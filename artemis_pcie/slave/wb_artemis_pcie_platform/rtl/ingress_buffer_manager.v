==> flow/design.v <==
module ingress_buffer_manager #(
  parameter                 BUFFER_WIDTH              = 12,    
  parameter                 MAX_REQ_WIDTH             = 9
)(
  input                     clk,
  input                     rst,
  input                     i_hst_buf_rdy_stb,     
  input         [1:0]       i_hst_buf_rdy,         
  output  reg               o_hst_buf_fin_stb,     
  output  reg   [1:0]       o_hst_buf_fin,         
  input                     i_ctr_en,              
  input                     i_ctr_mem_rd_req_stb,  
  input                     i_ctr_dat_fin,         
  output  reg               o_ctr_tag_rdy,         
  output        [7:0]       o_ctr_tag,             
  output        [9:0]       o_ctr_dword_size,      
  output        [11:0]      o_ctr_start_addr,      
  output  reg               o_ctr_buf_sel,         
  output                    o_ctr_idle,            
  input                     i_ing_cplt_stb,        
  input         [9:0]       i_ing_cplt_pkt_cnt,    
  input         [7:0]       i_ing_cplt_tag,        
  input         [6:0]       i_ing_cplt_lwr_addr,   
  output        [12:0]      o_bld_mem_addr,        
  output  reg   [1:0]       o_bld_buf_en,          
  input                     i_bld_buf_fin,         
  output        [15:0]      o_dbg_tag_en,
  output        [15:0]      o_dbg_tag_ingress_fin,
  output  reg               o_dbg_reenable_stb,     
  output  reg               o_dbg_reenable_nzero_stb  
);
localparam      IDLE                  = 4'h0;
localparam      WAIT_FOR_COMPLETION   = 4'h1;
localparam      FINISHED              = 4'h2;
localparam      WAIT_FOR_HOST         = 4'h1;
localparam      CTRL_TAGS_INTERFACE   = 4'h2;
localparam      WAIT_FOR_FINISH       = 4'h3;
localparam      BB_SEND_DATA_0        = 4'h1;
localparam      BB_SEND_DATA_1        = 4'h2;
localparam      MAX_REQ_SIZE          = 2 ** MAX_REQ_WIDTH;
localparam      BUFFER_SIZE           = 2 ** BUFFER_WIDTH;
localparam      BIT_FIELD_WIDTH       = 2 ** (BUFFER_WIDTH - MAX_REQ_WIDTH);
localparam      DWORD_COUNT           = MAX_REQ_SIZE / 4;
localparam      NUM_TAGS              = (BUFFER_SIZE / MAX_REQ_SIZE) * 2;
localparam      BUF0_POS              = 0;
localparam      BUF1_POS              = (NUM_TAGS / 2);
localparam      TAG0_BITFIELD         = (2 ** BUF1_POS) - 1;
localparam      TAG1_BITFIELD         = TAG0_BITFIELD << (BUF1_POS);
reg             [3:0]               gen_state;
reg             [3:0]               rcv_state;
reg                                 r_delay_stb;
reg                                 r_toggle;
reg             [1:0]               r_buf_status;
reg             [1:0]               r_hst_buf_rdy_cnt;
reg             [3:0]               r_tag_rdy_pos;
reg             [NUM_TAGS - 1:0]    r_tag_sm_en;
wire            [1:0]               w_tag_sm_idle;
reg             [NUM_TAGS - 1:0]    r_tag_sm_fin;
wire            [7:0]               w_tag_map_min[1:0];
wire            [7:0]               w_tag_map_max[1:0];
wire            [NUM_TAGS - 1:0]    w_tag_bitfield[1:0];
wire            [1:0]               w_tag_ingress_done;
wire            [15:0]              w_tmp_bf        = BIT_FIELD_WIDTH;
wire            [15:0]              w_tmp_ttl_width = MAX_REQ_SIZE;
wire            [15:0]              w_tmp_buf_width = BUFFER_SIZE;
wire            [7:0]               w_max_tags      = NUM_TAGS;
wire            [7:0]               w_tag_map0;
wire            [7:0]               w_tag_map1;
wire            [NUM_TAGS - 1:0]    w_tag_bitfield0;
wire            [NUM_TAGS - 1:0]    w_tag_bitfield1;
reg             [3:0]               tag_state[0:NUM_TAGS];
reg             [11:0]              r_byte_cnt[0:NUM_TAGS];
wire            [11:0]              byte_cnt0;
wire            [11:0]              byte_cnt1;
wire            [11:0]              byte_cnt2;
wire            [11:0]              byte_cnt3;
wire            [11:0]              byte_cnt4;
wire            [11:0]              byte_cnt5;
wire            [11:0]              byte_cnt6;
wire            [11:0]              byte_cnt7;
wire            [11:0]              byte_cnt8;
wire            [11:0]              byte_cnt9;
wire            [11:0]              byte_cnt10;
wire            [11:0]              byte_cnt11;
wire            [11:0]              byte_cnt12;
wire            [11:0]              byte_cnt13;
wire            [11:0]              byte_cnt14;
wire            [11:0]              byte_cnt15;
wire            [3:0]               tag_state0;
wire            [3:0]               tag_state1;
wire            [3:0]               tag_state2;
wire            [3:0]               tag_state3;
wire            [3:0]               tag_state4;
wire            [3:0]               tag_state5;
wire            [3:0]               tag_state6;
wire            [3:0]               tag_state7;
wire            [3:0]               tag_state8;
wire            [3:0]               tag_state9;
wire            [3:0]               tag_state10;
wire            [3:0]               tag_state11;
wire            [3:0]               tag_state12;
wire            [3:0]               tag_state13;
wire            [3:0]               tag_state14;
wire            [3:0]               tag_state15;
assign  o_ctr_tag             = r_tag_rdy_pos;
assign  w_tag_map0            = w_tag_map_min[0];
assign  w_tag_map1            = w_tag_map_min[1];
assign  w_tag_map_min[0]      = BUF0_POS;
assign  w_tag_map_min[1]      = BUF1_POS;
assign  w_tag_map_max[0]      = BUF0_POS + ((NUM_TAGS / 2) - 1);
assign  w_tag_map_max[1]      = BUF1_POS + ((NUM_TAGS / 2) - 1);
assign  o_ctr_start_addr      = o_ctr_tag << MAX_REQ_WIDTH;
assign  w_tag_bitfield[0]     = TAG0_BITFIELD;
assign  w_tag_bitfield[1]     = TAG1_BITFIELD;
assign  w_tag_bitfield0       = w_tag_bitfield[0];
assign  w_tag_bitfield1       = w_tag_bitfield[1];
assign  w_tag_sm_idle[0]      = ((r_tag_sm_en & w_tag_bitfield[0]) == 0);
assign  w_tag_sm_idle[1]      = ((r_tag_sm_en & w_tag_bitfield[1]) == 0);
assign  w_tag_ingress_done[0] = i_ctr_dat_fin ? ((r_tag_sm_fin & w_tag_bitfield[0])   == (r_tag_sm_en & w_tag_bitfield[0]) &&
                                                  ((r_tag_sm_en & w_tag_bitfield[0])  > 0)):
                                                ((r_tag_sm_fin & w_tag_bitfield[0])   == (r_tag_sm_en & w_tag_bitfield[0]) &&
                                                  ((r_tag_sm_en & w_tag_bitfield[0])  == w_tag_bitfield[0]));
assign  w_tag_ingress_done[1] = i_ctr_dat_fin ? ((r_tag_sm_fin & w_tag_bitfield[1])   == (r_tag_sm_en & w_tag_bitfield[1]) &&
                                                  ((r_tag_sm_en & w_tag_bitfield[1])  > 0)):
                                                ((r_tag_sm_fin & w_tag_bitfield[1])   == (r_tag_sm_en & w_tag_bitfield[1]) &&
                                                  ((r_tag_sm_en & w_tag_bitfield[1])  == w_tag_bitfield[1]));
assign  o_bld_mem_addr        = (i_ing_cplt_tag << (MAX_REQ_WIDTH - 2)) + r_byte_cnt[i_ing_cplt_tag][11:2];
assign  o_ctr_dword_size      = DWORD_COUNT;
assign  o_ctr_idle            = (r_tag_sm_en == 0);
assign  tag_state0            = tag_state[0];
assign  tag_state1            = tag_state[1];
assign  tag_state2            = tag_state[2];
assign  tag_state3            = tag_state[3];
assign  tag_state4            = tag_state[4];
assign  tag_state5            = tag_state[5];
assign  tag_state6            = tag_state[6];
assign  tag_state7            = tag_state[7];
assign  tag_state8            = tag_state[8];
assign  tag_state9            = tag_state[9];
assign  tag_state10           = tag_state[10];
assign  tag_state11           = tag_state[11];
assign  tag_state12           = tag_state[12];
assign  tag_state13           = tag_state[13];
assign  tag_state14           = tag_state[14];
assign  tag_state15           = tag_state[15];
assign  byte_cnt0             = r_byte_cnt[0];
assign  byte_cnt1             = r_byte_cnt[1];
assign  byte_cnt2             = r_byte_cnt[2];
assign  byte_cnt3             = r_byte_cnt[3];
assign  byte_cnt4             = r_byte_cnt[4];
assign  byte_cnt5             = r_byte_cnt[5];
assign  byte_cnt6             = r_byte_cnt[6];
assign  byte_cnt7             = r_byte_cnt[7];
assign  byte_cnt8             = r_byte_cnt[8];
assign  byte_cnt9             = r_byte_cnt[9];
assign  byte_cnt10            = r_byte_cnt[10];
assign  byte_cnt11            = r_byte_cnt[11];
assign  byte_cnt12            = r_byte_cnt[12];
assign  byte_cnt13            = r_byte_cnt[13];
assign  byte_cnt14            = r_byte_cnt[14];
assign  byte_cnt15            = r_byte_cnt[15];
assign  o_dbg_tag_en          = r_tag_sm_en;
assign  o_dbg_tag_ingress_fin = r_tag_sm_fin;
integer x;
always @ (posedge clk) begin
  o_hst_buf_fin_stb   <=  0;
  o_bld_buf_en        <=  0;
  o_hst_buf_fin       <=  2'b00;
  r_delay_stb         <=  0;
  o_dbg_reenable_stb  <=  0;
  o_dbg_reenable_nzero_stb  <=  0;
  if (rst || !i_ctr_en) begin
    r_tag_rdy_pos                       <=  0;
    r_tag_sm_en                         <=  0;
    o_ctr_buf_sel                       <=  0;
    o_ctr_tag_rdy                       <=  0;
    r_hst_buf_rdy_cnt                   <=  0;
    r_buf_status                        <=  0;
    gen_state                           <=  IDLE;
    rcv_state                           <=  IDLE;
    r_toggle                            <=  0;
  end
  else begin
    case (gen_state)
      IDLE: begin
        o_hst_buf_fin_stb               <=  1;
        r_toggle                        <=  0;             
        gen_state                       <=  WAIT_FOR_HOST;
      end
      WAIT_FOR_HOST: begin
        if (!i_hst_buf_rdy_stb && !r_delay_stb && (r_hst_buf_rdy_cnt > 0))  begin
          o_ctr_buf_sel                 <=  r_buf_status[0];
          r_buf_status[0]               <=  r_buf_status[1];
          r_tag_rdy_pos                 <=  w_tag_map_min[r_buf_status[0]];
          r_hst_buf_rdy_cnt             <=  r_hst_buf_rdy_cnt - 1;
          gen_state                     <=  CTRL_TAGS_INTERFACE;
        end
      end
      CTRL_TAGS_INTERFACE: begin
        o_ctr_tag_rdy                   <=  1;
        if (i_ctr_mem_rd_req_stb) begin
          if (r_tag_sm_en[r_tag_rdy_pos]) begin
            o_dbg_reenable_stb          <=  1;
            if (r_byte_cnt[r_tag_rdy_pos] > 0) begin
              o_dbg_reenable_nzero_stb  <=  1;
            end
          end
          r_tag_sm_en[r_tag_rdy_pos]    <=  1;
          if (r_tag_rdy_pos < w_tag_map_max[o_ctr_buf_sel]) begin
            r_tag_rdy_pos               <=  r_tag_rdy_pos + 1;
          end
          else begin
            gen_state                   <= WAIT_FOR_FINISH;
            o_ctr_tag_rdy               <=  0;
          end
        end
      end
      WAIT_FOR_FINISH: begin
        if (o_hst_buf_fin_stb) begin
          gen_state                     <= WAIT_FOR_HOST;
        end
      end
      default: begin
        gen_state                       <= IDLE;
      end
    endcase
    case (rcv_state)
      IDLE: begin
        if (w_tag_ingress_done[0]) begin
          rcv_state                   <=  BB_SEND_DATA_0;
        end
        else if (w_tag_ingress_done[1]) begin
          rcv_state                   <=  BB_SEND_DATA_1;
        end
      end
      BB_SEND_DATA_0: begin
        o_bld_buf_en[0]               <=  1;
        if (i_bld_buf_fin) begin
          o_hst_buf_fin[0]            <=  1;
          o_hst_buf_fin_stb           <=  1;
          r_tag_sm_en                 <=  r_tag_sm_en & ~TAG0_BITFIELD;
          rcv_state                   <=  IDLE;
        end
      end
      BB_SEND_DATA_1: begin
        o_bld_buf_en[1]               <=  1;
        if (i_bld_buf_fin) begin
          o_hst_buf_fin[1]            <=  1;
          o_hst_buf_fin_stb           <=  1;
          r_tag_sm_en                 <=  r_tag_sm_en & ~TAG1_BITFIELD;
          rcv_state                   <=  IDLE;
        end
      end
      default: begin
        rcv_state                     <=  IDLE;
      end
    endcase
    if (i_hst_buf_rdy_stb && (i_hst_buf_rdy > 0)) begin
      r_buf_status[r_hst_buf_rdy_cnt]   <=  i_hst_buf_rdy[1];
      r_hst_buf_rdy_cnt                 <=  r_hst_buf_rdy_cnt + 1;
      r_delay_stb                       <=  1;
    end
  end
end
genvar i;
generate
for (i = 0; i < NUM_TAGS; i = i + 1) begin : tag_sm
always @ (posedge clk) begin
  r_tag_sm_fin[i]           <=  0;
  if (rst || !i_ctr_en) begin
    tag_state[i]            <=  IDLE;
    r_tag_sm_fin[i]         <=  0;
    r_byte_cnt[i]           <=  0;
  end
  else begin
    case (tag_state[i])
      IDLE: begin
        r_byte_cnt[i]       <=  0;
        if (r_tag_sm_en[i]) begin
          tag_state[i]      <=  WAIT_FOR_COMPLETION;
        end
      end
      WAIT_FOR_COMPLETION: begin
        if (i_ing_cplt_stb && (i_ing_cplt_tag == i)) begin
          r_byte_cnt[i]       <=  r_byte_cnt[i] + {i_ing_cplt_pkt_cnt, 2'b00};
        end
        if (r_byte_cnt[i] >= MAX_REQ_SIZE) begin
          tag_state[i]        <=  FINISHED;
        end
      end
      FINISHED: begin
        r_tag_sm_fin[i]     <=  1;
        if (!r_tag_sm_en[i]) begin
          tag_state[i]      <=  IDLE;
        end
      end
    endcase
  end
end
end
endgenerate
endmodule
# ---- Reports on ingress_buffer_manager
# What the tools print for ingress_buffer_manager, step after step.
# Line numbers count from 1 in the design file above.
# The mark - stands for no value.
dict set report setup {
  top_module {ingress_buffer_manager}
  clock {clk}
  lib {sky130hd}
  pvt_corner {tt_025C_1v80}
}

# ---- After elaboration
# Counts by Yosys on the flattened word-level netlist (proc, flatten, opt, wreduce). Print and check cells are left out. Cells with the same type and inputs are merged into one.
dict set report classes {
  n_cmp 22
  equal 160
  shifts 4
  reduce_logical 126
  mux 161
  bitwise 13
  add_sub_neg 22
}
# op count
set op_table {}
lappend op_table {{12-bit case mux with 2-bit select} 16}
lappend op_table {{12-bit two-way mux} 20}
lappend op_table {{4-bit two-way mux} 58}
lappend op_table {{12-bit case mux with 17-bit select} 1}
lappend op_table {{12-bit by 10-bit greater-or-equal comparator with 1-bit output (second input constant)} 16}
lappend op_table {{12-bit adder} 16}
lappend op_table {{12-bit case mux with 16-bit select} 1}
lappend op_table {{4-bit case mux with 3-bit select} 16}
lappend op_table {{2-bit inequality test (second input constant)} 71}
lappend op_table {{4-bit by 2-bit == test with 1-bit output (second input constant)} 21}
lappend op_table {{4-bit by 1-bit == test with 1-bit output (second input constant)} 19}
lappend op_table {{4-bit zero test} 19}
lappend op_table {{4-bit AND reduction} 18}
lappend op_table {{8-bit by 4-bit == test with 1-bit output (second input constant)} 8}
lappend op_table {{16-bit two-way mux} 4}
lappend op_table {{3-bit nonzero test} 16}
lappend op_table {{5-bit by 4-bit == test with 1-bit output (second input constant)} 8}
lappend op_table {{2-bit AND reduction} 19}
lappend op_table {{2-bit nonzero test} 19}
lappend op_table {{1-bit two-way mux} 33}
lappend op_table {{4-bit == test (second input constant)} 8}
lappend op_table {{8-bit by 3-bit == test with 1-bit output (second input constant)} 4}
lappend op_table {{16-bit case mux with 2-bit select} 1}
lappend op_table {{4-bit case mux with 2-bit select} 3}
lappend op_table {{8-bit two-way mux} 3}
lappend op_table {{1-bit logical AND} 23}
lappend op_table {{5-bit by 3-bit == test with 1-bit output (second input constant)} 4}
lappend op_table {{1-bit by 5-bit variable shift with 16-bit output (first input constant)} 1}
# Not listed: further kinds 42, cells in them 62.
dict set report bits {
  ff_bits 314
  output_inout_bits 85
}

# ---- Depth
# Longest topological path by Yosys (ltp), each cell counted once; first at word level (registers and memories cut), then after technology mapping (sequential cells cut; the memories' decode and read muxes count).
dict set report depth {
  word_depth 9
  abc_area 0
  mapped_depth 13
}

# ---- Synthesis result
# Yosys stat after the flow's synthesis: flattened, memories mapped to cells. It holds for the ABC_AREA given above (unset counts as 0); a run with the other value may have another netlist.
# cell_type count
set by_type {}
lappend by_type {sky130_fd_sc_hd__dfxtp_1 265}
lappend by_type {sky130_fd_sc_hd__ha_1 154}
lappend by_type {sky130_fd_sc_hd__a22oi_1 185}
lappend by_type {sky130_fd_sc_hd__nor2_1 315}
lappend by_type {sky130_fd_sc_hd__a21oi_1 154}
lappend by_type {sky130_fd_sc_hd__xnor2_1 82}
lappend by_type {sky130_fd_sc_hd__nand2_1 175}
lappend by_type {sky130_fd_sc_hd__o21ai_0 90}
lappend by_type {sky130_fd_sc_hd__nand3_1 85}
lappend by_type {sky130_fd_sc_hd__fa_1 17}
lappend by_type {sky130_fd_sc_hd__nor3_1 67}
lappend by_type {sky130_fd_sc_hd__o211ai_1 43}
lappend by_type {sky130_fd_sc_hd__xor2_1 36}
lappend by_type {sky130_fd_sc_hd__a21o_1 39}
lappend by_type {sky130_fd_sc_hd__clkbuf_1 70}
lappend by_type {sky130_fd_sc_hd__mux2i_1 22}
lappend by_type {sky130_fd_sc_hd__buf_4 28}
lappend by_type {sky130_fd_sc_hd__nand4_1 31}
# Other cell types: 59; their cells: 438.
dict set report synth_totals {
  area_um2 18564.1
  ffs 265
  cells 2296
  seq_area_um2 5305.1
  n_buf 136
}

# ---- Timing after synthesis
# Path of least setup slack by OpenSTA after synthesis, without wires, with an ideal clock, recovery checks aside; 20% of the period is set as input and as output delay. Where synthesis merged equal registers, the netlist keeps one of their names.
dict set report synth_timing {
  path_kind {input -> output}
  start {input port i_ing_cplt_tag[4]}
  end {output port o_bld_mem_addr[12]}
  t_arrival_ns 3.715
  path_buffers 2
  launch_ns 1.210
  required_ns 4.840
  path_stages 12
  tclk_ns 6.05
  input_delay_ns 1.210
  output_delay_ns 1.210
  delay_ns 2.505
  setup_slack_ns 1.125
  period_less_setup_slack_ns 4.925
}
# "delay_ns" is the arrival time less input delay plus setup time.
# A path that ends at an output port has no setup time.
# "path_stages" counts driving pins, that of a launching flip-flop among them; a cell with two outputs on the path counts twice.
# "period_less_setup_slack_ns" is the clock period less the worst setup slack; recovery checks do not enter. This is arithmetic on one report: input and output delays are still those of the set period (20% each).
# Between the ends stands the longest chain of elaborated cells between them, by number of cells; it is not shown to be the way that was timed. Of several equally long chains one is given.
# A line is the first line of the expression or statement that the cell stems from. Yosys adds cells for indexed reads and writes and turns some case tables into memories.
dict set report synth_via {
  cell_sequence {sky130_fd_sc_hd__buf_2 > sky130_fd_sc_hd__or3b_2 > sky130_fd_sc_hd__clkbuf_1 > sky130_fd_sc_hd__nor2_1 > sky130_fd_sc_hd__a22o_1 > sky130_fd_sc_hd__a2111oi_0 > sky130_fd_sc_hd__a31oi_1 > sky130_fd_sc_hd__ha_1 > sky130_fd_sc_hd__a21o_1 > sky130_fd_sc_hd__a21oi_1 > sky130_fd_sc_hd__nor2_1 > sky130_fd_sc_hd__xor2_1}
  elab_chain_len 3
}
# item line
set synth_lines {}
lappend synth_lines {{start: declaration} 22} ;# input         [7:0]       i_ing_cplt_tag,
lappend synth_lines {{5-bit == test} 127} ;# assign  o_bld_mem_addr        = (i_ing_cplt_tag << (MAX_REQ_WIDTH - 2)) + r_byte_cnt[i_ing_cplt_tag][11:2];
lappend synth_lines {{12-bit case mux with 17-bit select} 127}
lappend synth_lines {{13-bit by 10-bit adder with 13-bit output} 127}
lappend synth_lines {{end: declaration} 24} ;# output        [12:0]      o_bld_mem_addr,

# ---- Worst path after layout
# Path of least setup slack in the final report of run 1 (OpenROAD, finished layout, wires in). Where an end is a register, its clock arrival counts in the times.
dict set report layout_timing {
  path_kind {input -> output}
  start {input port i_ing_cplt_tag[0]}
  end {output port o_bld_mem_addr[11]}
  tclk_ns 4.79
  output_delay_ns 0.96
  path_buffers 6
  t_arrival_ns 3.37
  required_ns 3.83
  input_delay_ns 0.96
  launch_ns 0.96
  path_stages 15
  setup_slack_ns 0.46
}
# Between the ends stands the longest chain of elaborated cells between them, by number of cells; it is not shown to be the way that was timed. Of several equally long chains one is given.
dict set report layout_via {
  cell_sequence {sky130_fd_sc_hd__buf_8 > sky130_fd_sc_hd__buf_12 > sky130_fd_sc_hd__nand2b_4 > sky130_fd_sc_hd__buf_6 > sky130_fd_sc_hd__buf_4 > sky130_fd_sc_hd__nor2_4 > sky130_fd_sc_hd__a22o_1 > sky130_fd_sc_hd__a2111oi_4 > sky130_fd_sc_hd__a31oi_4 > sky130_fd_sc_hd__buf_4 > sky130_fd_sc_hd__fa_2 > sky130_fd_sc_hd__a21o_1 > sky130_fd_sc_hd__nand2_2 > sky130_fd_sc_hd__xnor2_2 > sky130_fd_sc_hd__buf_2}
  elab_chain_len 3
}
# item line
set layout_lines {}
lappend layout_lines {{start: declaration} 22} ;# input         [7:0]       i_ing_cplt_tag,
lappend layout_lines {{5-bit == test} 127} ;# assign  o_bld_mem_addr        = (i_ing_cplt_tag << (MAX_REQ_WIDTH - 2)) + r_byte_cnt[i_ing_cplt_tag][11:2];
lappend layout_lines {{12-bit case mux with 17-bit select} 127}
lappend layout_lines {{13-bit by 10-bit adder with 13-bit output} 127}
lappend layout_lines {{end: declaration} 24} ;# output        [12:0]      o_bld_mem_addr,

; Record of 2 stored runs of the RTL-to-layout flow on ingress_buffer_manager, platform sky130hd. The runs are unordered. Constraints: input delay and output delay 20% of the set period each, output load 0.01 pF.
; "achieved_period_ns" is the run's clock period less its worst setup slack. It is reckoned from that one timing run; input and output delays stay at 20% of the period that was set.
; "worst_path_time_ns" = time allowed to the worst setup path (clock period - input delay - output delay, where it has them) - its slack; a late launch clock adds to it, a late capture clock takes from it.
; "total_power_uw" is the tool's figure for a default switching activity; nothing was simulated.

[run 1: settings]
period_ns = 4.79
SETUP_SLACK_MARGIN = 1.2
CAP_MARGIN = 20
CORE_MARGIN = 2
CORE_UTILIZATION = 40
SLEW_MARGIN = 20
[run 1: results]
synthesis_area_um2 = 18564.1
design.die.area_um2 = 48149.5
final_stdcell_area_um2 = 22278.9
ws_setup_ns = 0.458
fin_tns_ns = 0.000
final_hold_ws_ns = 0.467
total_power_uw = 5564
achieved_period_ns = 4.332
worst_path_time_ns = 2.42
worstPathKind = input -> output

[run 2: settings]
period_ns = 6.68
CORE_UTILIZATION = 59
SETUP_SLACK_MARGIN = 0.79
PLACE_DENSITY = 0.6
CORE_MARGIN = 6
GPL_TIMING_DRIVEN = 0
GPL_ROUTABILITY_DRIVEN = 1
CTS_CLUSTER_SIZE = 47
MAX_ROUTING_LAYER = met5
CAP_MARGIN = 20
SLEW_MARGIN = 20
[run 2: results]
synthesis_area_um2 = 18564.1
design.die.area_um2 = 35864.8
final_stdcell_area_um2 = 21396.8
ws_setup_ns = 0.763
fin_tns_ns = 0.000
final_hold_ws_ns = 0.464
total_power_uw = 3673
achieved_period_ns = 5.917
worst_path_time_ns = 3.25
worstPathKind = input -> output
